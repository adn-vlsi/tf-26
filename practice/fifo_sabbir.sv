==> flow/design.v <==
module mem #(
    parameter int ADDR_WIDTH = 8,   
    parameter int DATA_WIDTH = 32   
) (
    input  logic                  clk_i,     
    input  logic [ADDR_WIDTH-1:0] waddr_i,   
    input  logic [DATA_WIDTH-1:0] wdata_i,   
    input  logic                  we_i,      
    input  logic [ADDR_WIDTH-1:0] raddr_i,   
    output logic [DATA_WIDTH-1:0] rdata_o    
);
  logic [DATA_WIDTH-1:0] mem_reg[2**ADDR_WIDTH];
  always_comb rdata_o = mem_reg[raddr_i];
  always_ff @(posedge clk_i) begin
    if (we_i) mem_reg[waddr_i] <= wdata_i;
  end
endmodule
module fifo_sabbir #(
    parameter int FIFO_SIZE  = 4,    
    parameter int DATA_WIDTH = 8     
)(
    input  logic clk_i,
    input  logic arst_ni,                     
    input  logic [DATA_WIDTH-1:0] data_in_i,
    input  logic data_in_valid_i,
    output logic data_in_ready_o,
    output logic [DATA_WIDTH-1:0] data_out_o,
    output logic data_out_valid_o,
    input  logic data_out_ready_i,
    output logic [FIFO_SIZE:0] count_o
);
  logic [FIFO_SIZE:0] wr_ptr;
  logic [FIFO_SIZE:0] rd_ptr;
  logic [DATA_WIDTH-1:0] mem_data_out;
  logic full, empty;
  logic mem_we, mem_re;
  mem #(
      .ADDR_WIDTH(FIFO_SIZE),
      .DATA_WIDTH(DATA_WIDTH)
  ) fifo_mem (
      .clk_i  (clk_i),
      .waddr_i(wr_ptr[FIFO_SIZE-1:0]),
      .wdata_i(data_in_i),
      .we_i   (mem_we),
      .raddr_i(rd_ptr[FIFO_SIZE-1:0]),
      .rdata_o(mem_data_out)
  );
  always_ff @(posedge clk_i or negedge arst_ni) begin
      if (~arst_ni) wr_ptr <= '0;
      else if (mem_we) wr_ptr <= wr_ptr + 1;
  end
  always_ff @(posedge clk_i or negedge arst_ni) begin
      if (~arst_ni) rd_ptr <= '0;
      else if (mem_re) rd_ptr <= rd_ptr + 1;
  end
  always_comb count_o = wr_ptr - rd_ptr;
  always_comb begin
      empty = (wr_ptr == rd_ptr);
      full  = ((wr_ptr[FIFO_SIZE] != rd_ptr[FIFO_SIZE]) &&
               (wr_ptr[FIFO_SIZE-1:0] == rd_ptr[FIFO_SIZE-1:0]));
  end
  always_comb begin
      mem_we = data_in_valid_i && !full;
      mem_re = data_out_ready_i && !empty;
  end
  always_comb begin
      data_out_o       = mem_data_out;
      data_out_valid_o = !empty;
      data_in_ready_o  = !full;
  end
endmodule
# Reports on fifo_sabbir
# Tool output for the design above, in the order of the flow.
# Line numbers count from 1 in the design file above.
# Cell names lack the library's common part.
inputs:
  top_module: "fifo_sabbir"
  clock: "clk_i"
  cell_library: "sky130hd"
  lib_corner: "tt_025C_1v80"

# After elaboration
# Counts by Yosys on the flattened word-level netlist (proc, flatten, opt, wreduce; memories kept). Register bits leave out memories and registers merged into their read ports (data or address); mux counts leave out enables and synchronous resets folded into registers. Print and check cells are left out. Cells with the same type and inputs are merged into one.
# Memory sizes are those after Yosys's memory passes, which may raise the word count (mostly to a power of two), join words into wider ones and drop unused or constant bits.
classes:
  n_addsub: 3
  equal: 3
  muxes: 3
  reduce_logical: 5
ops:
  columns: ["op", "n"]
  rows:
  - ["5-bit by 1-bit adder with 5-bit output (second input constant)", 2]
  - ["8-bit two-way mux", 1]
  - ["5-bit subtractor", 1]
  - ["5-bit equality test", 1]
  - ["4-bit equality test", 1]
  - ["4-bit two-way mux", 1]
  - ["1-bit logical AND", 3]
  - ["1-bit logical NOT", 2]
  - ["1-bit != test", 1]
  - ["1-bit two-way mux", 1]
word_totals:
  register_bits: 10
  ram_bits: 128
  memories: 1
  inputBits: 12
  out_inout_bits: 15
  wordCells: 17
memory_table:
  columns: ["name", "size", "width", "rd", "wr", "line", "rtl"]
  rows:
  - ["fifo_mem.mem_reg", 16, 8, 1, 1, 12, "logic [DATA_WIDTH-1:0] mem_reg[2**ADDR_WIDTH];"]

# Logic depth
# Longest topological path by Yosys (ltp), each cell counted once; first at word level (registers and memories cut), then after technology mapping (sequential cells cut; the memories' decode and read muxes count).
logic_depth:
  word_depth: 5
  ABC_AREA: 0
  ltp_mapped: 8
  ltp_nobuf: 7

# Netlist
# Source: synth_stat.txt of the flow (Yosys; design flattened, memories mapped). It holds for the ABC_AREA given above (unset counts as 0); a run with the other value may have another netlist.
synth_totals:
  mapped_cells: 315
  synth_area_um2: 5720.5
  sequential_area_um2: 4093.9
  ffs: 138
  buf_cells: 16
by_type:
  columns: ["type", "n", "area_total_um2"]
  rows:
  - ["edfxtp_1", 128, 3.84E+03]
  - ["mux4_2", 16, 360.346]
  - ["mux2i_1", 32, 320.307]
  - ["dfrtp_1", 10, 250.24]
  - ["ha_1", 9, 112.608]
  - ["a221oi_2", 7, 105.101]
  - ["xnor2_1", 10, 87.584]
  - ["a221oi_1", 9, 78.826]
  - ["buf_6", 7, 78.826]
  - ["nand2_1", 18, 67.565]
  - ["a22oi_1", 8, 60.058]
  - ["o21ai_0", 9, 45.043]
  - ["nor2_1", 11, 41.29]
  - ["inv_1", 7, 26.275]
  - ["xor2_1", 3, 26.275]
  - ["a21boi_2", 2, 22.522]
  - ["buf_12", 1, 20.019]
  - ["fa_1", 1, 20.019]
# Other cell types: 15; their cells: 27.
# By module: a second synthesis without flattening, with its own total; a netlist apart from the flattened one above.
hier_totals:
  cells_unflattened: 279
  area_unflattened_um2: 5625.4
# Each row is one instance without its submodules.
by_module:
  columns: ["module", "n_inst", "cells", "mod_area_um2", "seq_area_um2"]
  rows:
  - ["mem", 1, 221, 4987.3, 3843.7]
  - ["fifo_sabbir", 1, 58, 638.1, 250.2]

# Timing after synthesis
# Source: OpenSTA report_checks on the synthesized netlist (no wires, ideal clock, input and output delay 20% of the period each), path of least setup slack; recovery checks are left aside. Register names are those of the netlist, which keeps one name where synthesis merged equal registers.
synth_path:
  kind: "register -> register"
  start: "reg rd_ptr[1]"
  end: "mem fifo_mem.mem_reg[3][0]"
  tclk_ns: 2.88
  setup_time_ns: 0.383
  t_first_pin_ns: 0.000
  arrival_ns: 2.586
  t_required_ns: 2.497
  setup_slack_ns: -0.089
  delay_ns: 2.969
  stages: 9
  n_path_buf: 2
  period_less_setup_slack_ns: 2.969
# "delay_ns" is the arrival time less input delay plus setup time.
# "stages": output pins that drive a net of the path, with the launching flip-flop's if there is one; two outputs of one cell count as two.
# "period_less_setup_slack_ns" is the clock period less the worst setup slack; recovery checks do not enter. This is arithmetic on one report: input and output delays are still those of the set period (20% each).
# Between the ends stands the longest chain of elaborated cells between them, by number of cells; it is not shown to be the way that was timed. Of several equally long chains one is given.
# A line is the first line of the expression or statement that the cell stems from. Yosys adds cells for indexed reads and writes and turns some case tables into memories.
# Only ways into the end's enable, where the timed path ends, are counted here.
synth_via:
  cell_sequence: "dfrtp_1 -> buf_6 -> clkbuf_1 -> inv_1 -> ha_1 -> and4_1 -> a21boi_2 -> nand2_1 -> nor3_1"
  elab_chain_cells: 5
  cells_between: 6
  cone_classes: "eq/ne: 1; mux: 2; reduce/logical: 3"
synth_rtl:
  columns: ["item", "line", "rtl"]
  rows:
  - ["start: declaration", 33, "logic [FIFO_SIZE:0] rd_ptr;"]
  - ["start: assignment", 53, "if (~arst_ni) rd_ptr <= '0;"]
  - ["start: assignment", 54, "else if (mem_re) rd_ptr <= rd_ptr + 1;"]
  - ["4-bit equality test", 60, "(wr_ptr[FIFO_SIZE-1:0] == rd_ptr[FIFO_SIZE-1:0]));"]
  - ["1-bit logical AND", 59, "full  = ((wr_ptr[FIFO_SIZE] != rd_ptr[FIFO_SIZE]) &&"]
  - ["1-bit logical NOT", 63, "mem_we = data_in_valid_i && !full;"]
  - ["1-bit logical AND", 63, null]
  - ["4-bit two-way mux", 15, "if (we_i) mem_reg[waddr_i] <= wdata_i;"]
  - ["end: declaration", 12, "logic [DATA_WIDTH-1:0] mem_reg[2**ADDR_WIDTH];"]

# Path in the finished layout
# Path of least setup slack in the final report of record 1 (OpenROAD, finished layout, wires in). Where an end is a register, its clock arrival counts in the times.
layout_path:
  kind: "register -> output"
  start: "reg rd_ptr[0]"
  end: "out data_out_o[1]"
  tclk_ns: 2.8
  t_first_pin_ns: 0.40
  arrival_ns: 2.17
  t_required_ns: 2.24
  setup_slack_ns: 0.07
  stages: 9
  n_path_buf: 4
# Between the ends stands the longest chain of elaborated cells between them, by number of cells; it is not shown to be the way that was timed. Of several equally long chains one is given.
# A memory read counts as a cell of the chain, while the word-level depth stops at memories.
layout_via:
  cell_sequence: "dfrtp_4 -> buf_6 -> buf_6 -> buf_16 -> mux2i_1 -> a221oi_2 -> a22oi_1 -> nand2_1 -> buf_6"
  elab_chain_cells: 1
  cells_between: 1
  cone_lines: 1
  cone_classes: "memory: 1"
layout_rtl:
  columns: ["item", "line", "rtl"]
  rows:
  - ["start: declaration", 33, "logic [FIFO_SIZE:0] rd_ptr;"]
  - ["start: assignment", 53, "if (~arst_ni) rd_ptr <= '0;"]
  - ["start: assignment", 54, "else if (mem_re) rd_ptr <= rd_ptr + 1;"]
  - ["memory read 16 x 8 bit", 12, "logic [DATA_WIDTH-1:0] mem_reg[2**ADDR_WIDTH];"]
  - ["end: declaration", 27, "output logic [DATA_WIDTH-1:0] data_out_o,"]

# Stored flow runs of fifo_sabbir (2 of them; Yosys, OpenROAD, sky130hd). They differ in their settings and are not a sequence. Constraints: input delay and output delay 20% of the set period each, output load 0.01 pF.
# "worst_path_allowed_less_slack_ns": the worst setup path's part of the clock period (all of it between registers, 20% less for each end at a port) less its slack. A launch clock that arrives late makes it longer, a capture clock that arrives late makes it shorter.
runs:
  - name: "record 1"
    settings:
      period_ns: 2.8
      CORE_UTILIZATION: 26
      SETUP_SLACK_MARGIN: 0.7
      CORE_MARGIN: 8
      GPL_ROUTABILITY_DRIVEN: 0
      CTS_CLUSTER_SIZE: 91
      CTS_CLUSTER_DIAMETER: 50
      MIN_ROUTING_LAYER: "met1"
      CAP_MARGIN: 20
      SLEW_MARGIN: 20
    results:
      worst_path_allowed_less_slack_ns: 2.17
      worst_path_kind: "register -> output"
      synthArea_um2: 5720.5
      post_route_util_frac: 0.36
      die_um2: 27004.3
      timing.setup.ws_ns: 0.070
  - name: "record 2"
    settings:
      period_ns: 3.54
      SETUP_SLACK_MARGIN: 0.89
      CAP_MARGIN: 20
      CORE_MARGIN: 2
      CORE_UTILIZATION: 40
      SLEW_MARGIN: 20
    results:
      worst_path_allowed_less_slack_ns: 2.11
      worst_path_kind: "register -> output"
      synthArea_um2: 5720.5
      post_route_util_frac: 0.519
      die_um2: 15273.3
      timing.setup.ws_ns: 0.720
